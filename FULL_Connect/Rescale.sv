==> flow/design.v <==
module Rescale #(
parameter BITWIDTH_IN = 24,
parameter BITWIDTH_OUT =  8,
parameter SCALE1 = 199,
parameter SCALE2 = 156,
parameter SCALE3 = 164,
parameter BITWIDTH_SCALE = 8,
parameter BITWIDTH_RIGHT_SHIFT = 16
)
(
input clk,
input rstn,
input ena,
input [ 2-1 : 0 ] select,
input unsigned [ BITWIDTH_IN - 1 : 0 ] in_data,
output unsigned [ BITWIDTH_OUT - 1 : 0 ] result
);
reg unsigned [ BITWIDTH_IN+BITWIDTH_SCALE - 1 : 0 ] product;
reg unsigned [ BITWIDTH_IN+BITWIDTH_SCALE - 1 : 0 ] product_round;
reg unsigned [ BITWIDTH_IN+BITWIDTH_SCALE - 1 : 0 ] product_right_shift;
reg unsigned [ BITWIDTH_SCALE - 1 : 0 ] scale1 = SCALE1;
reg unsigned [ BITWIDTH_SCALE - 1 : 0 ] scale2 = SCALE2;
reg unsigned [ BITWIDTH_SCALE - 1 : 0 ] scale3 = SCALE3;
reg unsigned [ BITWIDTH_RIGHT_SHIFT - 1 : 0 ] point5 = 16'h8000;
always@( posedge clk or negedge rstn ) begin
if ( !rstn ) begin
    product <= '0;
    product_right_shift <= '0;
end
else if ( ena ) begin
    case ( select )
        2'b00: begin
            product <= in_data*scale1; 
        end
        2'b01: begin
            product <= in_data*scale2; 
        end
        2'b10: begin
            product <= in_data*scale3; 
        end
    endcase
    product_round <= product + point5;
    product_right_shift <= product_round >> BITWIDTH_RIGHT_SHIFT;
end
end
assign result = {product_right_shift[ BITWIDTH_OUT - 1 : 0 ]};
endmodule
Step by step through the tools: Rescale
The steps from the RTL of Rescale to its reports follow in flow order. Lines are those of the file above, counted from 1. Library cell names are shortened. A cell with -- has no value.

Top: Rescale. Clock input: clk. Cell library: sky130hd. Timing corner: tt_025C_1v80.

After elaboration
Yosys after proc, flatten, opt, wreduce and memory -nomap, before mapping. Memory bits, and registers merged into a memory's read port (data or address), are not among the register bits. Print and check cells are not counted. Equal cells are merged and count once.

For clocked read ports x word width the number is 0. Input bits: 29. For RAM bits the number is 0. The figure for cells after elaboration is 14. Under ROM bits stands 0. Under memories kept stands 0. The figure for register bits is 56. The entry for latch bits reads 0. Output and inout bits: 8.

The figure for bitwise logic cells is 0. The entry for add/sub/neg operators reads 1. Under equality and inequality tests stands 2. For order comparisons the number is 0. Shifts and indexed selects: 0. The entry for reduce/logical cells reads 4. Under divide/modulo/power cells stands 0. Under $mul stands 3. Multiplexer cells: 1.

Operator list (number): multiplier 24 x 6 -> 22 bit (second input constant) (2); multiplier 24 x 8 -> 24 bit (second input constant) (1); parallel mux 24 bit (select 3 bit) (1); adder 24 x 16 -> 24 bit (second input constant) (1); AND reduction 2 bit (2); nonzero test 3 bit (1); equality test 2 x 1 -> 1 bit (second input constant) (1); equality test 2 bit (second input constant) (1); zero test 2 bit (1).

Longest topological paths
Yosys ltp: most cells in a row. Word level: on the elaborated netlist, between registers, memories and ports. Mapped: between sequential cells and ports; inverters and the memories' decode and read muxes count.

The entry for depth in word-level cells reads 3. Under ABC_AREA stands 1. The entry for depth in mapped cells reads 23. For mapped depth without buffers the number is 23.

Netlist
Yosys stat after the flow's synthesis: flattened, memories mapped to cells. It holds for the ABC_AREA given above (unset counts as 0); a run with the other value may have another netlist.

Cells by type: fa_1 (number 98, total area 1.96E+03 µm²); ha_1 (number 140, total area 1751.68 µm²); inv_1 (number 325, total area 1219.92 µm²); nand2_1 (number 237, total area 889.603 µm²); dfrtp_1 (number 17, total area 425.408 µm²); nand3_1 (number 59, total area 295.283 µm²); a21oi_1 (number 55, total area 275.264 µm²); nor2_1 (number 69, total area 258.998 µm²); edfxtp_1 (number 8, total area 240.23 µm²); o21ai_0 (number 31, total area 155.149 µm²); xnor2_1 (number 13, total area 113.859 µm²); xor2_1 (number 12, total area 105.101 µm²); nand4_1 (number 9, total area 56.304 µm²); o21bai_1 (number 7, total area 52.55 µm²); nand3b_1 (number 6, total area 45.043 µm²); a21o_1 (number 5, total area 37.536 µm²); nor3_1 (number 7, total area 35.034 µm²); a21boi_0 (number 4, total area 30.029 µm²).

Not listed: further types 17, cells in them 33.

The entry for mapped flip-flops reads 25. Under buffer cells stands 5. Chip area (Yosys): 8192.9 µm². Area of sequential cells: 665.6 µm². Mapped cells: 1135.

Worst setup path after synthesis
Path of least setup slack by OpenSTA after synthesis, without wires, with an ideal clock, recovery checks aside; 20% of the period is set as input and as output delay. Where synthesis merged equal registers, the netlist keeps one of their names.

Path type: input port to flip-flop. From: input in_data[10]. To: register (name not given). For stages on the path the number is 19. For setup time the number is 0.120 ns. Under buffers on the path stands 0. Under path delay stands 3.234 ns. Under time at the first pin stands 1.376 ns. For period the number is 6.88 ns. Required time: 6.760 ns. The figure for data arrival time is 4.490 ns. Under external input delay stands 1.376 ns. For setup slack the number is 2.271 ns. Under period reached after synthesis stands 4.609 ns.

"path delay" = arrival - input delay + setup time. "stages on the path": output pins that drive a net of the path, with the launching flip-flop's if there is one; two outputs of one cell count as two. "period reached after synthesis" = period - worst setup slack (recovery checks aside). The figure is calculated, with input and output delays left at 20% of the set period. The rows between start and end are the longest chain of elaborated cells between them; the timing report does not say that the signal goes this way. Where chains are equally long, one stands for them. A line is the first line of the expression or statement that the cell stems from. Yosys adds cells for indexed reads and writes and turns some case tables into memories.

Cells stage by stage: ha_1 fa_1 inv_1 fa_1 fa_1 inv_1 ha_1 nand2_2 nor2_4 nand2_2 nor2_2 nand2_1 o21a_1 nand3_1 nand2_1 nand3_1 nand2_1 inv_1 a21oi_2. The figure for cells in the longest elaborated chain is 2. The figure for elaborated cells between the ends (all ways) is 4. Under source lines of those cells stands 4. Those cells by class: 3 x mul; 1 x mux.

RTL lines, path post-synthesis: start, declared (RTL line 15) `input unsigned [ BITWIDTH_IN - 1 : 0 ] in_data,`; multiplier 24 x 6 -> 22 bit (RTL line 39); parallel mux 24 bit (select 3 bit) (RTL line 31) `case ( select )`; end, assigned (RTL line 33); end, assigned (RTL line 36).

Timing after layout
Path of least setup slack in the final report of stored run 1 (OpenROAD, finished layout, wires in). Where an end is a register, its clock arrival counts in the times.

Path type: input port to flip-flop. From: input in_data[9]. To: register (name not given). For period the number is 4.42 ns. For setup slack the number is -0.13 ns. Under time at the first pin stands 0.88 ns. Required time: 4.60 ns. Under buffers on the path stands 2. The figure for data arrival time is 4.73 ns. Under external input delay stands 0.88 ns. For setup time the number is 0.07 ns. For stages on the path the number is 17.

The rows between start and end are the longest chain of elaborated cells between them; the timing report does not say that the signal goes this way. Where chains are equally long, one stands for them.

Cells stage by stage: clkbuf_2 inv_1 fa_1 inv_1 ha_1 inv_1 fa_1 inv_1 ha_1 nand2_1 o21ai_0 nand3b_1 buf_4 nor2_1 o22ai_1 nand2_1 a21oi_1. The figure for cells in the longest elaborated chain is 2. The figure for elaborated cells between the ends (all ways) is 4. Under source lines of those cells stands 4. Those cells by class: 3 x mul; 1 x mux.

RTL lines, path post-layout: start, declared (RTL line 15) `input unsigned [ BITWIDTH_IN - 1 : 0 ] in_data,`; multiplier 24 x 6 -> 22 bit (RTL line 39); parallel mux 24 bit (select 3 bit) (RTL line 31) `case ( select )`; end, assigned (RTL line 33); end, assigned (RTL line 36).

Data sheet: physical implementation of Rescale

Rescale through Yosys and OpenROAD on sky130hd: 2 stored runs, unordered, with their settings and measured results. The constraints put input and output delay at 20% of the set period each and load the outputs with 0.01 pF. "clock period achieved" means the clock period less the worst setup slack. The figure is calculated, with input and output delays left at 20% of the set period. By "critical setup path time" is meant the share of the clock period that the worst setup path is allowed (20% is reserved at inputs, 20% at outputs), minus its slack. Clock arrival times at its registers enter into it. "power" is the tool's figure for a default switching activity; nothing was simulated.

Stored run 1 has these settings: period_ns 4.42; CORE_UTILIZATION 33; SETUP_SLACK_MARGIN -0.37; PLACE_DENSITY_LB_ADDON 0.03; HOLD_SLACK_MARGIN 0.19; CORE_ASPECT_RATIO 1.15; CORE_MARGIN 8; TNS_END_PERCENT 30; ABC_AREA 1; GPL_TIMING_DRIVEN 0; CTS_CLUSTER_SIZE 29; MAX_ROUTING_LAYER met4; CAP_MARGIN 20; SLEW_MARGIN 20. For the critical setup path time the run shows 3.67 ns. Worst setup path type: input port to flip-flop. The die size is 30137.2 µm². For the std-cell area (final layout) the run shows 8994.9 µm². The measured utilization in the final report is 0.365. The power comes to 3659 uW. For the clock period achieved the run shows 4.551 ns. The measured setup slack of the worst path is -0.131 ns. The synthesized cell area comes to 8192.9 µm². The total negative slack on setup checks stands at -0.224 ns.

Stored run 2 has these settings: period_ns 5.26; CORE_UTILIZATION 35; SETUP_SLACK_MARGIN 0.48; PLACE_DENSITY 0.52; CORE_MARGIN 3; TNS_END_PERCENT 30; ABC_AREA 1; CTS_CLUSTER_SIZE 61; CAP_MARGIN 20; SLEW_MARGIN 20. For the clock period achieved the run shows 4.588 ns. The measured setup slack of the worst path is 0.672 ns. For the critical setup path time the run shows 3.54 ns. Worst setup path type: input port to flip-flop. The power comes to 3478 uW. The synthesized cell area comes to 8192.9 µm². For the std-cell area (final layout) the run shows 9729.3 µm². The measured utilization in the final report is 0.426. The die size is 25279.4 µm². The total negative slack on setup checks stands at 0.000 ns.
