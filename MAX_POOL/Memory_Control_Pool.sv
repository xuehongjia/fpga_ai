==> flow/design.v <==
module Memory_Control_Pool
#(
parameter ADDRESS_LENGTH_CONV2 = 10,
parameter ADDRESS_LENGTH_FLATTEN = 8
)
(
input clk,
input rstn,
input start,
output reg ena_pool,
output reg ena_conv2,
output reg wea_conv2,
output reg addren_conv2,
output reg [ADDRESS_LENGTH_CONV2 - 1:0] addra_conv2
);
localparam INPUT_WIDTH = 8;
integer i;
reg [31:0] counter = '0;
reg [ ADDRESS_LENGTH_CONV2 - 1 : 0 ] anchor = '0;
reg pool2_end = 0;
reg [ 2-1 : 0 ] conv2_addra_count;
always @ ( posedge clk or negedge rstn ) begin
if ( !rstn ) begin
counter <= '1;
anchor <= 0;
pool2_end <= 0;
conv2_addra_count <= 0;
ena_pool <= 0;
ena_conv2 <= 0;
wea_conv2 <= 0;
addra_conv2 <= 0;
addren_conv2 <= 0;
end
else if ( start ) begin
counter <= counter >= 32'd99999 ? 0 : ( counter + 1 );
ena_pool <= 1;
anchor <=  addra_conv2 == 1 ? anchor + 2 : anchor;
conv2_addra_count <= conv2_addra_count == 3 ? 0 : conv2_addra_count + 1;
ena_conv2 = 1;
wea_conv2 <= 0;
addren_conv2 <= 1;
addra_conv2 <= conv2_addra_count == 3 ? anchor : (conv2_addra_count == 1) ? addra_conv2 + (INPUT_WIDTH - 1) : addra_conv2 + 1;
end
else if ( pool2_end ) begin
counter <= '1;
ena_pool <= 0;
ena_conv2 <= 0;
wea_conv2 <= 0;
addra_conv2 <= 0;
addren_conv2 <= 0;
end
end
endmodule
# Tool chain data of Memory_Control_Pool
# The steps from the RTL of Memory_Control_Pool to its reports follow in flow order.
# Line numbers count from 1 in the design file above.
# Operators carry their Yosys type and port widths (W data, S select, Z words).
# A cell with - has no value.
[design] design="Memory_Control_Pool" clock="clk" lib="sky130hd" corner="tt_025C_1v80"

# After elaboration
# Counts by Yosys on the flattened word-level netlist (proc, flatten, opt, wreduce; memories kept). Register bits leave out memories and registers merged into their read ports (data or address). Print and check cells are left out. Cells with the same type and inputs are merged into one.
[classes] n_eq=3 reduce_logical=1 n_mux=6 n_addsub=4
[ops] operator="$mux W10" n=3
[ops] operator="$add A10 B1 Y10 const B" n=1
[ops] operator="$eq A10 B1 Y1 const B" n=1
[ops] operator="$add A10 B2 Y10 const B" n=1
[ops] operator="$add A10 B3 Y10 const B" n=1
[ops] operator="$add A2 B1 Y2 const B" n=1
[ops] operator="$eq A2 B1 Y1 const B" n=1
[ops] operator="$eq A2 B2 Y1 const B" n=1
[ops] operator="$reduce_and A2 Y1" n=1
[ops] operator="$mux W2" n=1
[ops] operator="$mux W1" n=2
[bits] output_inout_bits=14 ff_bits=24 in_bits=3

# Logic depth
# Longest topological path by Yosys (ltp), each cell counted once; first at word level (registers and memories cut), then after technology mapping (sequential cells cut; the memories' decode and read muxes count).
[depth] word_depth=4 abc_area=0 depth_mapped=9

# Mapped cells and area
# Source: synth_stat.txt of the flow (Yosys; design flattened, memories mapped). It holds for the ABC_AREA given above (unset counts as 0); a run with the other value may have another netlist.
# Totals and module areas in this step are rounded.
[synth_totals] sequential_area_mm2=0.000551 cells=128 flip_flops=22 area_mm2=0.00128 buffers=9
[types] cell_type="sky130_fd_sc_hd__dfrtp_1" n=22 type_area_um2=550.528
[types] cell_type="sky130_fd_sc_hd__xnor2_1" n=8 type_area_um2=70.067
[types] cell_type="sky130_fd_sc_hd__ha_1" n=5 type_area_um2=62.56
[types] cell_type="sky130_fd_sc_hd__mux2i_1" n=4 type_area_um2=40.038
[types] cell_type="sky130_fd_sc_hd__nand2_1" n=8 type_area_um2=30.029
[types] cell_type="sky130_fd_sc_hd__a21oi_1" n=5 type_area_um2=25.024
[types] cell_type="sky130_fd_sc_hd__and3_1" n=4 type_area_um2=25.024
[types] cell_type="sky130_fd_sc_hd__nand3_1" n=5 type_area_um2=25.024
[types] cell_type="sky130_fd_sc_hd__nand4_1" n=4 type_area_um2=25.024
[types] cell_type="sky130_fd_sc_hd__or3_1" n=4 type_area_um2=25.024
[types] cell_type="sky130_fd_sc_hd__a22oi_1" n=3 type_area_um2=22.522
[types] cell_type="sky130_fd_sc_hd__buf_4" n=3 type_area_um2=22.522
[types] cell_type="sky130_fd_sc_hd__nor2_1" n=6 type_area_um2=22.522
[types] cell_type="sky130_fd_sc_hd__a211oi_4" n=1 type_area_um2=20.019
[types] cell_type="sky130_fd_sc_hd__o21ai_0" n=4 type_area_um2=20.019
[types] cell_type="sky130_fd_sc_hd__a2bb2oi_1" n=2 type_area_um2=17.517
[types] cell_type="sky130_fd_sc_hd__and4_1" n=2 type_area_um2=17.517
[types] cell_type="sky130_fd_sc_hd__o31a_1" n=2 type_area_um2=17.517
# Not listed: further types 26, cells in them 36.

# Worst setup path after synthesis
# OpenSTA on the mapped netlist: ideal clock, no wires. The path of least setup slack (recovery checks aside). Input and output delay are each 20% of the period. Register names are those of the netlist, which keeps one name where synthesis merged equal registers.
[synth_timing] path_type="register to register" from="register conv2_addra_count[0]" to="register addra_conv2[4]" n_path_buf=1 setup_time_ps=124 path_delay_ps=1940 t_arrival_ps=1816 t_required_ps=2476 setup_slack_ps=660 tclk_ps=2600 stages=9 synth_period_reached_ps=1940
# "path_delay_ps" = arrival - input delay + setup time.
# "stages": output pins that drive a net of the path, with the launching flip-flop's if there is one; two outputs of one cell count as two.
# "synth_period_reached_ps" = period - worst setup slack (recovery checks aside). The figure is calculated, with input and output delays left at 20% of the set period.
# The rows between start and end are the longest chain of elaborated cells between them; the timing report does not say that the signal goes this way. Where chains are equally long, one stands for them.
# Each line given opens the expression or statement behind the cell; cells for indexed reads and writes are added by Yosys, which also makes memories of some case tables.
# A register here has more assigning lines than the two given.
[synth_between] cell_sequence="sky130_fd_sc_hd__dfrtp_1 -> sky130_fd_sc_hd__ha_1 -> sky130_fd_sc_hd__clkbuf_2 -> sky130_fd_sc_hd__xor2_1 -> sky130_fd_sc_hd__ha_1 -> sky130_fd_sc_hd__a21boi_0 -> sky130_fd_sc_hd__o2bb2ai_1 -> sky130_fd_sc_hd__nor2_1 -> sky130_fd_sc_hd__o31a_1" elab_chain_len=4 cells_between=5 classes_between="eq/ne (2); mux (3)"
[synth_rtl] element="start, declared" line=21 text="reg [ 2-1 : 0 ] conv2_addra_count;"
[synth_rtl] element="start, assigned" line=27 text="conv2_addra_count <= 0;"
[synth_rtl] element="start, assigned" line=38 text="conv2_addra_count <= conv2_addra_count == 3 ? 0 : conv2_addra_count + 1;"
[synth_rtl] element="$eq A2 B1 Y1" line=42 text="addra_conv2 <= conv2_addra_count == 3 ? anchor : (conv2_addra_count == 1) ? addra_conv2 + (INPUT_WIDTH - 1) : ..."
[synth_rtl] element="$mux W10 x2" line=42
[synth_rtl] element="$mux W10" line=34 text="else if ( start ) begin"
[synth_rtl] element="end, assigned" line=31 text="addra_conv2 <= 0;"
[synth_rtl] element="end, assigned" line=42
[synth_rtl] element="end, declared" line=14 text="output reg [ADDRESS_LENGTH_CONV2 - 1:0] addra_conv2"

# Timing after layout
# Path of least setup slack in the final report of entry A (OpenROAD, finished layout, wires in). Where an end is a register, its clock arrival counts in the times.
# The path's times are printed in steps of 10 ps; the period is the one set.
[layout_timing] path_type="register to register" from="register conv2_addra_count[1]" to="register addra_conv2[8]" tclk_ps=2070 t_arrival_ps=2160 n_path_buf=0 setup_slack_ps=180 stages=9 t_required_ps=2340 setup_time_ps=50
# The rows between start and end are the longest chain of elaborated cells between them; the timing report does not say that the signal goes this way. Where chains are equally long, one stands for them.
# A register here has more assigning lines than the two given.
[layout_between] cell_sequence="sky130_fd_sc_hd__dfrtp_1 -> sky130_fd_sc_hd__inv_1 -> sky130_fd_sc_hd__ha_1 -> sky130_fd_sc_hd__xor2_1 -> sky130_fd_sc_hd__ha_1 -> sky130_fd_sc_hd__a21boi_1 -> sky130_fd_sc_hd__o2bb2ai_2 -> sky130_fd_sc_hd__or4_1 -> sky130_fd_sc_hd__nand3_1" elab_chain_len=4 cells_between=5 classes_between="eq/ne (2); mux (3)"
[layout_rtl] element="start, declared" line=21 text="reg [ 2-1 : 0 ] conv2_addra_count;"
[layout_rtl] element="start, assigned" line=27 text="conv2_addra_count <= 0;"
[layout_rtl] element="start, assigned" line=38 text="conv2_addra_count <= conv2_addra_count == 3 ? 0 : conv2_addra_count + 1;"
[layout_rtl] element="$eq A2 B1 Y1" line=42 text="addra_conv2 <= conv2_addra_count == 3 ? anchor : (conv2_addra_count == 1) ? addra_conv2 + (INPUT_WIDTH - 1) : ..."
[layout_rtl] element="$mux W10 x2" line=42
[layout_rtl] element="$mux W10" line=34 text="else if ( start ) begin"
[layout_rtl] element="end, assigned" line=31 text="addra_conv2 <= 0;"
[layout_rtl] element="end, assigned" line=42
[layout_rtl] element="end, declared" line=14 text="output reg [ADDRESS_LENGTH_CONV2 - 1:0] addra_conv2"

# Flow measurements of Memory_Control_Pool on sky130hd: 2 stored runs with different settings, listed in no order. Input and output delays are each 20% of the period that was set; the output load is 0.01 pF.
# "achievedPeriod_ps" means the clock period less the worst setup slack. The figure is calculated, with input and output delays left at 20% of the set period.
# Values from the reports are rounded here.
run="entry A" settings period_ns=2.07 CAP_MARGIN=20 CORE_MARGIN=2 CORE_UTILIZATION=40 SLEW_MARGIN=20
run="entry A" results setup_tns_ps=0 post_route_util_pct=50.9 synthesis_area_mm2=0.00128 layout_stdcell_area_mm2=0.00156 setup_ws_ps=178 achievedPeriod_ps=1892 dieArea_mm2=0.00367
run="entry B" settings period_ns=2.26 CORE_UTILIZATION=57 SETUP_SLACK_MARGIN=0.36 PLACE_DENSITY_LB_ADDON=0.12 CORE_ASPECT_RATIO=1.6 CELL_PAD_IN_SITES_GLOBAL_PLACEMENT=3 ABC_AREA=1 GPL_TIMING_DRIVEN=1 GPL_ROUTABILITY_DRIVEN=1 CTS_CLUSTER_SIZE=14 CAP_MARGIN=5 CORE_MARGIN=2 SLEW_MARGIN=20
run="entry B" outcome="not finished: placement ended with error FLW-0024"
